==> flow/design.v <==
module OutputBuffer #(
    parameter MATRIX_SIZE = 3,
    parameter INPUT_WIDTH=8,
    parameter ADDR_WIDTH = $clog2(MATRIX_SIZE**2<<2),
    parameter OUTPUT_WIDTH = $clog2(MATRIX_SIZE*(2**INPUT_WIDTH))-1
)(
    input clk,
    input reset_n,
    input read_en,
    input [ADDR_WIDTH-1:0] READ_ADDR,
    input [MATRIX_SIZE-1:0] write_enable,  
    input [OUTPUT_WIDTH*MATRIX_SIZE-1:0] QK_RESULT ,  
    output [MATRIX_SIZE-1:0] IS_FULL,
    output reg [MATRIX_SIZE*OUTPUT_WIDTH-1:0] QK_RESULT_READ
);
reg [MATRIX_SIZE-1:0] result_Qiter;
reg [OUTPUT_WIDTH-1:0] BUFFER [4*MATRIX_SIZE-1:0][MATRIX_SIZE-1:0];  
reg [$clog2(MATRIX_SIZE)-1:0] write_counter [MATRIX_SIZE-1:0];
reg [MATRIX_SIZE-1:0] done;
assign IS_FULL = done;
integer i,j;
always @(posedge clk or negedge  reset_n) begin
    if (~reset_n) begin
        done<=0;
        QK_RESULT_READ<=0;
        for(i=0;i<MATRIX_SIZE;i=i+1)begin
            write_counter[i]<=0;
        end
        for(i=0;i<MATRIX_SIZE;i=i+1) for(j=0;j<4*MATRIX_SIZE;j=j+1) BUFFER[i][j]<=0;
        result_Qiter<=0;
    end else begin  
            if(write_enable) begin 
            for(i=0;i<MATRIX_SIZE;i=i+1)begin
                if(write_enable[i]) begin             
                    if(write_counter[i]<MATRIX_SIZE) begin
                        write_counter[i]<=write_counter[i]+1;
                        BUFFER[i+MATRIX_SIZE*result_Qiter][write_counter[i]]<=QK_RESULT[(MATRIX_SIZE-i)*OUTPUT_WIDTH-1-:OUTPUT_WIDTH];
                        if(write_counter[i]==MATRIX_SIZE-1) done[i]<=1;              
                end
                end 
                end
    end 
            else if(done)begin 
                done<=0;
                result_Qiter<=result_Qiter+1'b1;
                for(i=0;i<MATRIX_SIZE;i=i+1)begin
                    write_counter[i]<=0;
                end
            end
        if(read_en) begin
        for (i = 0; i < MATRIX_SIZE; i = i + 1) begin
                QK_RESULT_READ[(MATRIX_SIZE-i) * OUTPUT_WIDTH -1 -: OUTPUT_WIDTH] <= BUFFER[READ_ADDR][i]; 
        end
    end
    end
end
endmodule
# Step by step through the tools: OutputBuffer
# The steps from the RTL of OutputBuffer to its reports follow in flow order.
# Line numbers count from 1 in the design file above.
# Operators: Yosys type, input widths -> output width; for muxes data width and select width s.
# Library cell names are shortened.
# Not given: n/a
# inputs
top	OutputBuffer
clk_port	clk
cell_library	sky130hd
lib_corner	tt_025C_1v80

# Word level
# Source: Yosys, flattened and elaborated. Widths are those after wreduce. Registers that Yosys merges into a memory's read port (data or address) are not register bits. Print and check cells do not count. Equal cells are merged and count once.
# bits
regBits	363
inputBits	39
output_inout_bits	30
wordCells	662
# classes
n_addsub	18
mul	5
n_cmp	3
eq_ne	222
mux	350
logic	1
reduce_logical	17
# ops
operator	n
$mux 9	324
$pmux 9 s36	3
$eq 6x5->1 const B	96
$eq 6x4->1 const B	48
$eq 6x3->1 const B	24
$eq 6x6->1 const B	24
$mul 32x2->6 const B	2
$eq 6x2->1 const B	12
$sub 4x32->32 const A	2
$mul 7x3->6 const B	2
$eq 6x1->1 const B	6
$logic_not 6->1	6
$add 1x32->32 const A	1
$mux 2	10
$sub 4x6->7 const A	2
$mux 1	13
$ne 2x1->1 const B	6
$reduce_and 4->1	3
$add 6x6->6	2
$mul 2x3->5 const A	1
$sub 2x2->3 const A	3
$reduce_and 3->1	3
$add 2x1->2 const B	3
$lt 2x2->1 const B	3
$eq 2x2->1 const B	3
$ne 2x2->1 const B	3
$add 2x5->6 const A	1
$reduce_bool 3->1	2
# Not listed: further kinds 7, cells in them 8.

# Logic depth
# Yosys ltp: most cells in a row. Word level: on the elaborated netlist, between registers, memories and ports. Mapped: between sequential cells and ports; inverters and the memories' decode and read muxes count.
# depth
ltp_word	14
abc_area	0
ltp_mapped	21
mapped_depth_nobuf	19

# Mapped cells and area
# The flow's flattened synthesis, as Yosys stat reports it; memories are mapped. The netlist is that of the ABC_AREA named above (0 if unset); the other value can give another one.
# Totals and module areas in this step are rounded.
# by_type
cell	n	type_area_um2
dfrtp_1	201	5.03E+03
edfxtp_1	162	4.86E+03
mux2i_1	345	3.45E+03
a22oi_1	260	1.95E+03
nand2_1	501	1.88E+03
o21ai_0	353	1.77E+03
mux2_1	116	1.31E+03
clkbuf_1	261	979.69
o21ai_1	155	775.744
mux2_2	66	743.213
nand3_1	140	700.672
ha_1	49	613.088
a21oi_1	119	595.571
nor2_1	153	574.301
a221oi_1	61	534.262
a222oi_1	51	510.49
a211oi_1	52	390.374
a21o_1	45	337.824
# Not listed: further types 77, cells in them 656.
# synth_totals
stdcells	3746
area_um2	32000
sequential_area_um2	9900
ff_cells	363
n_buf	356

# Path before layout
# OpenSTA on the mapped netlist: ideal clock, no wires. The path of least setup slack (recovery checks aside). Input and output delay are each 20% of the period. Register names are those of the netlist, which keeps one name where synthesis merged equal registers.
# synth_path
kind	input to register
start	in write_enable[2]
end	reg BUFFER
clock_period_ns	19.1
in_delay_ns	3.820
setup_time_ns	0.702
t_first_pin_ns	3.820
arrival_time_ns	11.547
required_time_ns	18.398
setup_slack_ns	6.851
path_delay_ns	8.429
path_stages	5
n_path_buf	3
period_less_setup_slack_ns	12.249
# "path_delay_ns" = arrival - input delay + setup time.
# "path_stages": output pins that drive a net of the path, with the launching flip-flop's if there is one; two outputs of one cell count as two.
# "period_less_setup_slack_ns" = period - worst setup slack (recovery checks aside). The figure is calculated, with input and output delays left at 20% of the set period.
# An end named without its bit number is one bit of that signal or, where synthesis recoded a state register, one of its new flip-flops.
# Between the ends stands the longest chain of elaborated cells between them, by number of cells; it is not shown to be the way that was timed. Of several equally long chains one is given.
# Each line given opens the expression or statement behind the cell; cells for indexed reads and writes are added by Yosys, which also makes memories of some case tables.
# Only ways into the end's enable, where the timed path ends, are counted here.
# synth_via
path_cell_list	nor3_1 -> clkbuf_1 -> clkbuf_1 -> clkbuf_1 -> nor2b_1
elab_chain_len	2
cone_cells	2
cone_lines	1
cone_classes	reduce/logical (2)
# synth_rtl
item	line	rtl
from (decl)	11	input [MATRIX_SIZE-1:0] write_enable,
$reduce_bool 3->1	32	if(write_enable) begin
$reduce_and 2->1	n/a
to (assign)	29	for(i=0;i<MATRIX_SIZE;i=i+1) for(j=0;j<4*MATRIX_SIZE;j=j+1) BUFFER[i][j]<=0;
to (assign)	37	BUFFER[i+MATRIX_SIZE*result_Qiter][write_counter[i]]<=QK_RESULT[(MATRIX_SIZE-i)*OUTPUT_WIDTH-1-:OUTPUT_WIDTH];
to (decl)	17	reg [OUTPUT_WIDTH-1:0] BUFFER [4*MATRIX_SIZE-1:0][MATRIX_SIZE-1:0];

# Timing after layout
# From the final timing report of job 1: the path of least setup slack in the routed layout; clock arrival at registers is part of the times.
# layout_path
kind	input to register
start	in READ_ADDR[1]
end	reg QK_RESULT_READ[9]
clock_period_ns	9.79
in_delay_ns	1.96
setup_time_ns	0.12
t_first_pin_ns	1.96
arrival_time_ns	7.82
required_time_ns	10.30
setup_slack_ns	2.48
path_stages	17
n_path_buf	3
# Between the ends stands the longest chain of elaborated cells between them, by number of cells; it is not shown to be the way that was timed. Of several equally long chains one is given.
# layout_via
path_cell_list	clkdlybuf4s50_1 -> inv_1 -> ha_1 -> ha_1 -> inv_1 -> fa_1 -> buf_4 -> and3b_1 -> xnor2_4 -> buf_4 -> o31ai_1 -> a21oi_1 -> o21ai_0 -> a222oi_1 -> o21ai_0 -> o31ai_1 -> nand2_1
elab_chain_len	5
cone_cells	40
cone_lines	1
cone_classes	add/sub (2); mul (1); eq/ne (35); mux (1); reduce/logical (1)
# layout_rtl
item	line	rtl
from (decl)	10	input [ADDR_WIDTH-1:0] READ_ADDR,
$sub 4x6->7	52	QK_RESULT_READ[(MATRIX_SIZE-i) * OUTPUT_WIDTH -1 -: OUTPUT_WIDTH] <= BUFFER[READ_ADDR][i];
$mul 7x3->6	52
$add 6x1->6	52
$eq 6x6->1	52
$pmux 9 s36	52
to (assign)	25	QK_RESULT_READ<=0;
to (assign)	52
to (decl)	14	output reg [MATRIX_SIZE*OUTPUT_WIDTH-1:0] QK_RESULT_READ

Lab notebook: OutputBuffer

Flow measurements of OutputBuffer on sky130hd: 2 stored runs with different settings, listed in no order. Input and output delays are each 20% of the period that was set; the output load is 0.01 pF.
By "timing.achieved_period_ns" is meant the clock period of the run minus its worst setup slack. This is arithmetic on one report: input and output delays are still those of the set period (20% each).
"worst_path_allowed_less_slack_ns" = time allowed to the worst setup path (clock period - input delay - output delay, where it has them) - its slack; a late launch clock adds to it, a late capture clock takes from it.
Results are given in rounded form.

Job 1, flow files:
==> flow/run.sh <==
#!/bin/bash
# the make line also repeats the synthesis and layout settings of config.mk as NAME=value (left out here)
make -C /OpenROAD-flow-scripts/flow DESIGN_CONFIG=/design/flow/config.mk WORK_HOME=/design/flow/orfs CLKGATE_MAP_FILE= finish
==> flow/config.mk <==
export PLATFORM = sky130hd
export DESIGN_NAME = OutputBuffer
export DESIGN_NICKNAME = OutputBuffer
export VERILOG_FILES = /design/flow/design.v
export SDC_FILE = /design/flow/constraint.sdc
export NUM_CORES = 4
export LEC_CHECK = 0
export CAP_MARGIN = 20
export CORE_MARGIN = 2
export CORE_UTILIZATION = 40
export SLEW_MARGIN = 20
==> flow/constraint.sdc <==
create_clock -name core_clock -period 9.79 [get_ports {clk}]
set_input_delay 1.9580 -clock core_clock [delete_from_list [all_inputs] [get_ports {clk}]]
set_output_delay 1.9580 -clock core_clock [all_outputs]
set_load 0.01 [all_outputs]

==> results of job 1, as CSV <==
result,value
fin_ws_ns,2.5
final_hold_ws_ns,0.50
worst_path_allowed_less_slack_ns,5.35
worstPathKind,"input to register"
timing.achieved_period_ns,7.308
finish.stdcell_area_um2,35000
dieArea_um2,82000
final_util_pct,44
tns_setup_ns,0.000
post_synth_area_um2,32000

Job 2, flow files:
==> flow/run.sh <==
#!/bin/bash
# the make line also repeats the synthesis and layout settings of config.mk as NAME=value (left out here)
make -C /OpenROAD-flow-scripts/flow DESIGN_CONFIG=/design/flow/config.mk WORK_HOME=/design/flow/orfs CLKGATE_MAP_FILE= finish
==> flow/config.mk <==
export PLATFORM = sky130hd
export DESIGN_NAME = OutputBuffer
export DESIGN_NICKNAME = OutputBuffer
export VERILOG_FILES = /design/flow/design.v
export SDC_FILE = /design/flow/constraint.sdc
export NUM_CORES = 4
export LEC_CHECK = 0
export ABC_AREA = 0
export CAP_MARGIN = 20
export CELL_PAD_IN_SITES_DETAIL_PLACEMENT = 2
export CORE_ASPECT_RATIO = 1.22
export CORE_MARGIN = 2
export CORE_UTILIZATION = 32
export CTS_CLUSTER_DIAMETER = 102
export MIN_ROUTING_LAYER = met2
export PLACE_DENSITY_LB_ADDON = 0.13
export SLEW_MARGIN = 20
==> flow/constraint.sdc <==
create_clock -name core_clock -period 10.5 [get_ports {clk}]
set_input_delay 2.1000 -clock core_clock [delete_from_list [all_inputs] [get_ports {clk}]]
set_output_delay 2.1000 -clock core_clock [all_outputs]
set_load 0.01 [all_outputs]

Job 2: did not finish, routing stopped with GRT-0116
