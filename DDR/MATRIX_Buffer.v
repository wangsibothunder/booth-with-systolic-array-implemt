==> flow/design.v <==
module matrix_buffer #(
    parameter INPUT_WIDTH = 8,
    parameter MATRIX_SIZE = 3,
    parameter ADDR_WIDTH = $clog2(MATRIX_SIZE**2 << 2)
)(
    input clk,
    input reset_n,
    input K_V_read_EN, K_V_write_EN, K_V_sel,
    input [ADDR_WIDTH-1:0] K_V_addr,  
    input signed [INPUT_WIDTH*MATRIX_SIZE-1:0] MATRIX_INPUT,
    output reg signed [INPUT_WIDTH*MATRIX_SIZE*MATRIX_SIZE-1:0] MATRIX_OUTPUT  
);
    integer i, j;
    reg signed [INPUT_WIDTH*MATRIX_SIZE-1:0] BUFFER [(MATRIX_SIZE*4)-1:0];  
    reg [ADDR_WIDTH-1:0] K_offset, S_offset;
    always @(posedge clk or negedge reset_n) begin
        if (~reset_n) begin
            MATRIX_OUTPUT <= 0;
            K_offset <= 0;
            S_offset <= MATRIX_SIZE*2;
           for (j = 0; j < 4 * MATRIX_SIZE; j = j + 1) begin
               BUFFER[j] <= {MATRIX_SIZE*INPUT_WIDTH{1'b0}};
           end
        end
        else if (K_V_read_EN) begin
            for (i = 0; i < MATRIX_SIZE; i = i + 1) begin
                if (K_V_sel == 0) begin  
                    MATRIX_OUTPUT[(MATRIX_SIZE-i) * INPUT_WIDTH * MATRIX_SIZE -1 -: MATRIX_SIZE * INPUT_WIDTH] <= 
                        BUFFER[K_V_addr + i];
                end else begin  
                    MATRIX_OUTPUT[(MATRIX_SIZE-i) * INPUT_WIDTH * MATRIX_SIZE -1 -: MATRIX_SIZE * INPUT_WIDTH] <= 
                        BUFFER[K_V_addr + i  + MATRIX_SIZE*2];
                end
            end
        end
        else if (K_V_write_EN) begin
            if (K_V_sel == 0) begin  
                    BUFFER[K_offset ] <= MATRIX_INPUT;
                    K_offset <= K_offset + 1;  
            end else begin  
                    BUFFER[S_offset] <= MATRIX_INPUT;
                    S_offset <= S_offset + 1;  
            end
        end
    end
endmodule
==> Reports on matrix_buffer <==
The steps from the RTL of matrix_buffer to its reports follow in flow order.
Lines are those of the file above, counted from 1.
Operators: Yosys type, input widths -> output width; for muxes data width and select width s.
Library cell names are shortened.
{ "design": {"top_module": "matrix_buffer", "clk_port": "clk", "library": "sky130hd", "lib_corner": "tt_025C_1v80"} }

==> After elaboration <==
Yosys after proc, flatten, opt, wreduce and memory -nomap, before mapping. Print and check cells are not counted. Equal cells are merged and count once.
{ "classes": {"n_eq": 100, "n_addsub": 7, "n_reduce_logical": 34, "mux": 45, "logic": 2} }
{ "op_table": {"columns": ["op", "n"], "rows": [
  ["$pmux 24 s12", 6],
  ["$mux 24", 39],
  ["$eq 4x3->1 const B", 32],
  ["$eq 4x4->1 const B", 32],
  ["$eq 4x2->1 const B", 16],
  ["$reduce_and 4->1", 12],
  ["$eq 4x1->1 const B", 8],
  ["$logic_not 4->1", 8],
  ["$ne 2x1->1 const B", 12],
  ["$reduce_bool 2->1", 12],
  ["$add 4x3->4 const B", 3],
  ["$add 6x1->6 const B", 2],
  ["$reduce_and 3->1", 2],
  ["$add 4x1->4 const B", 1],
  ["$add 4x2->4 const B", 1],
  ["$not 1->1", 2]
]} }
{ "word_totals": {"inputBits": 35, "elab_cells": 205, "reg_bits": 372} }

==> Longest topological paths <==
Longest topological path by Yosys (ltp), each cell counted once; first at word level (registers and memories cut), then after technology mapping (sequential cells cut; the memories' decode and read muxes count).
{ "depth": {"word_depth": 5, "abc_area": 1, "ltp_mapped": 19, "mapped_depth_nobuf": 17} }

==> Mapped cells and area <==
Yosys stat after the flow's synthesis: flattened, memories mapped to cells. It holds for the ABC_AREA given above (unset counts as 0); a run with the other value may have another netlist.
Totals and module areas in this step are rounded.
{ "by_type": {"columns": ["cell", "n"], "rows": [
  ["dfrtp_1", 366],
  ["nand2_1", 1400],
  ["nor2_1", 722],
  ["nand4_1", 367],
  ["o21ai_0", 427],
  ["nand3_1", 335],
  ["inv_1", 396],
  ["o22ai_1", 175],
  ["buf_2", 159],
  ["clkbuf_1", 151],
  ["a21oi_1", 108],
  ["o211ai_1", 47],
  ["ha_1", 14],
  ["o221ai_1", 20],
  ["buf_1", 43],
  ["a32o_1", 8],
  ["nor2_2", 12],
  ["dfstp_2", 2]
]} }
Not listed: further types 21, cells in them 53.
{ "mapped": {"stdcells": 4805, "synth_area_mm2": 0.02921, "ff_cells": 368, "seq_area_mm2": 0.009211} }

==> Worst setup path after synthesis <==
Path of least setup slack by OpenSTA after synthesis, without wires, with an ideal clock, recovery checks aside; 20% of the period is set as input and as output delay. Where synthesis merged equal registers, the netlist keeps one of their names.
{ "synth_path": {"kind": "input to register", "from": "input port K_V_addr[2]", "to": "register MATRIX_OUTPUT[5]", "in_delay_ps": 808, "arrival_time_ps": 3075, "period_ps": 4040, "path_buffers": 4, "required_time_ps": 3974, "path_delay_ps": 2333, "setup_time_ps": 66, "setup_slack_ps": 900, "stages": 19, "t_first_pin_ps": 808, "synth_period_reached_ps": 3140} }
"path_delay_ps" is the arrival time less input delay plus setup time.
"stages": output pins that drive a net of the path, with the launching flip-flop's if there is one; two outputs of one cell count as two.
"synth_period_reached_ps" = period - worst setup slack (recovery checks aside). The figure is calculated, with input and output delays left at 20% of the set period.
Between the ends stands the longest chain of elaborated cells between them, by number of cells; it is not shown to be the way that was timed. Of several equally long chains one is given.
Each line given opens the expression or statement behind the cell; cells for indexed reads and writes are added by Yosys, which also makes memories of some case tables.
A register here has more assigning lines than the two given.
{ "synth_between": {"cell_sequence": "inv_2 > buf_2 > buf_1 > ha_1 > buf_4 > xnor2_2 > nand2_1 > nor2_1 > buf_2 > nand2_1 > nand2_1 > nor2_1 > nand2_1 > nor2_1 > nand2_1 > nand2_1 > nand2_1 > nand2_1 > nand2_1", "elab_chain_cells": 5, "cells_between": 29, "cone_classes": "add/sub (2); eq/ne (22); mux (3); reduce/logical (2)"} }
{ "synth_lines": {"columns": ["element", "line_no", "text"], "rows": [
  ["start: declaration", 9, "input [ADDR_WIDTH-1:0] K_V_addr,"],
  ["$add 4x2->4", 32, "BUFFER[K_V_addr + i  + MATRIX_SIZE*2];"],
  ["$add 4x3->4", 32, null],
  ["$eq 4x4->1", 32, null],
  ["$pmux 24 s12", 32, null],
  ["$mux 24", 27, "if (K_V_sel == 0) begin"],
  ["end: assignment", 28, "MATRIX_OUTPUT[(MATRIX_SIZE-i) * INPUT_WIDTH * MATRIX_SIZE -1 -: MATRIX_SIZE * INPUT_WIDTH] <="],
  ["end: assignment", 31, "MATRIX_OUTPUT[(MATRIX_SIZE-i) * INPUT_WIDTH * MATRIX_SIZE -1 -: MATRIX_SIZE * INPUT_WIDTH] <="],
  ["end: declaration", 11, "output reg signed [INPUT_WIDTH*MATRIX_SIZE*MATRIX_SIZE-1:0] MATRIX_OUTPUT"]
]} }

Top module matrix_buffer; platform sky130hd; tools Yosys and OpenROAD; 2 stored runs in no particular order. Input and output delays are each 20% of the period that was set; the output load is 0.01 pF.

Stored run 1
==> flow/run.sh <==
#!/bin/bash
# the make line also repeats the synthesis and layout settings of config.mk as NAME=value (left out here)
make -C /OpenROAD-flow-scripts/flow DESIGN_CONFIG=/design/flow/config.mk WORK_HOME=/design/flow/orfs CLKGATE_MAP_FILE= finish
==> flow/config.mk <==
export PLATFORM = sky130hd
export DESIGN_NAME = matrix_buffer
export DESIGN_NICKNAME = matrix_buffer
export VERILOG_FILES = /design/flow/design.v
export SDC_FILE = /design/flow/constraint.sdc
export NUM_CORES = 4
export LEC_CHECK = 0
export ABC_AREA = 1
export CAP_MARGIN = 35
export CORE_MARGIN = 2
export CORE_UTILIZATION = 54
export CTS_CLUSTER_DIAMETER = 313
export MAX_ROUTING_LAYER = met4
export MIN_ROUTING_LAYER = met2
export PLACE_DENSITY_LB_ADDON = 0.16
export SETUP_SLACK_MARGIN = 0.19
export SLEW_MARGIN = 20
export TNS_END_PERCENT = 65
==> flow/constraint.sdc <==
create_clock -name core_clock -period 2.81 [get_ports {clk}]
set_input_delay 0.5620 -clock core_clock [delete_from_list [all_inputs] [get_ports {clk}]]
set_output_delay 0.5620 -clock core_clock [all_outputs]
set_load 0.01 [all_outputs]

==> results of stored run 1, as JSON <==
{
  "outcome": "no results, routing failed with GRT-0116"
}

Stored run 2
==> flow/run.sh <==
#!/bin/bash
# the make line also repeats the synthesis and layout settings of config.mk as NAME=value (left out here)
make -C /OpenROAD-flow-scripts/flow DESIGN_CONFIG=/design/flow/config.mk WORK_HOME=/design/flow/orfs CLKGATE_MAP_FILE= finish
==> flow/config.mk <==
export PLATFORM = sky130hd
export DESIGN_NAME = matrix_buffer
export DESIGN_NICKNAME = matrix_buffer
export VERILOG_FILES = /design/flow/design.v
export SDC_FILE = /design/flow/constraint.sdc
export NUM_CORES = 4
export LEC_CHECK = 0
export CAP_MARGIN = 25
export CELL_PAD_IN_SITES_GLOBAL_PLACEMENT = 3
export CORE_ASPECT_RATIO = 1.94
export CORE_MARGIN = 7
export CORE_UTILIZATION = 64
export PLACE_DENSITY_LB_ADDON = 0.05
export SLEW_MARGIN = 20
==> flow/constraint.sdc <==
create_clock -name core_clock -period 2.16 [get_ports {clk}]
set_input_delay 0.4320 -clock core_clock [delete_from_list [all_inputs] [get_ports {clk}]]
set_output_delay 0.4320 -clock core_clock [all_outputs]
set_load 0.01 [all_outputs]

==> results of stored run 2, as JSON <==
{
  "outcome": "no results, placement failed with FLW-0024"
}
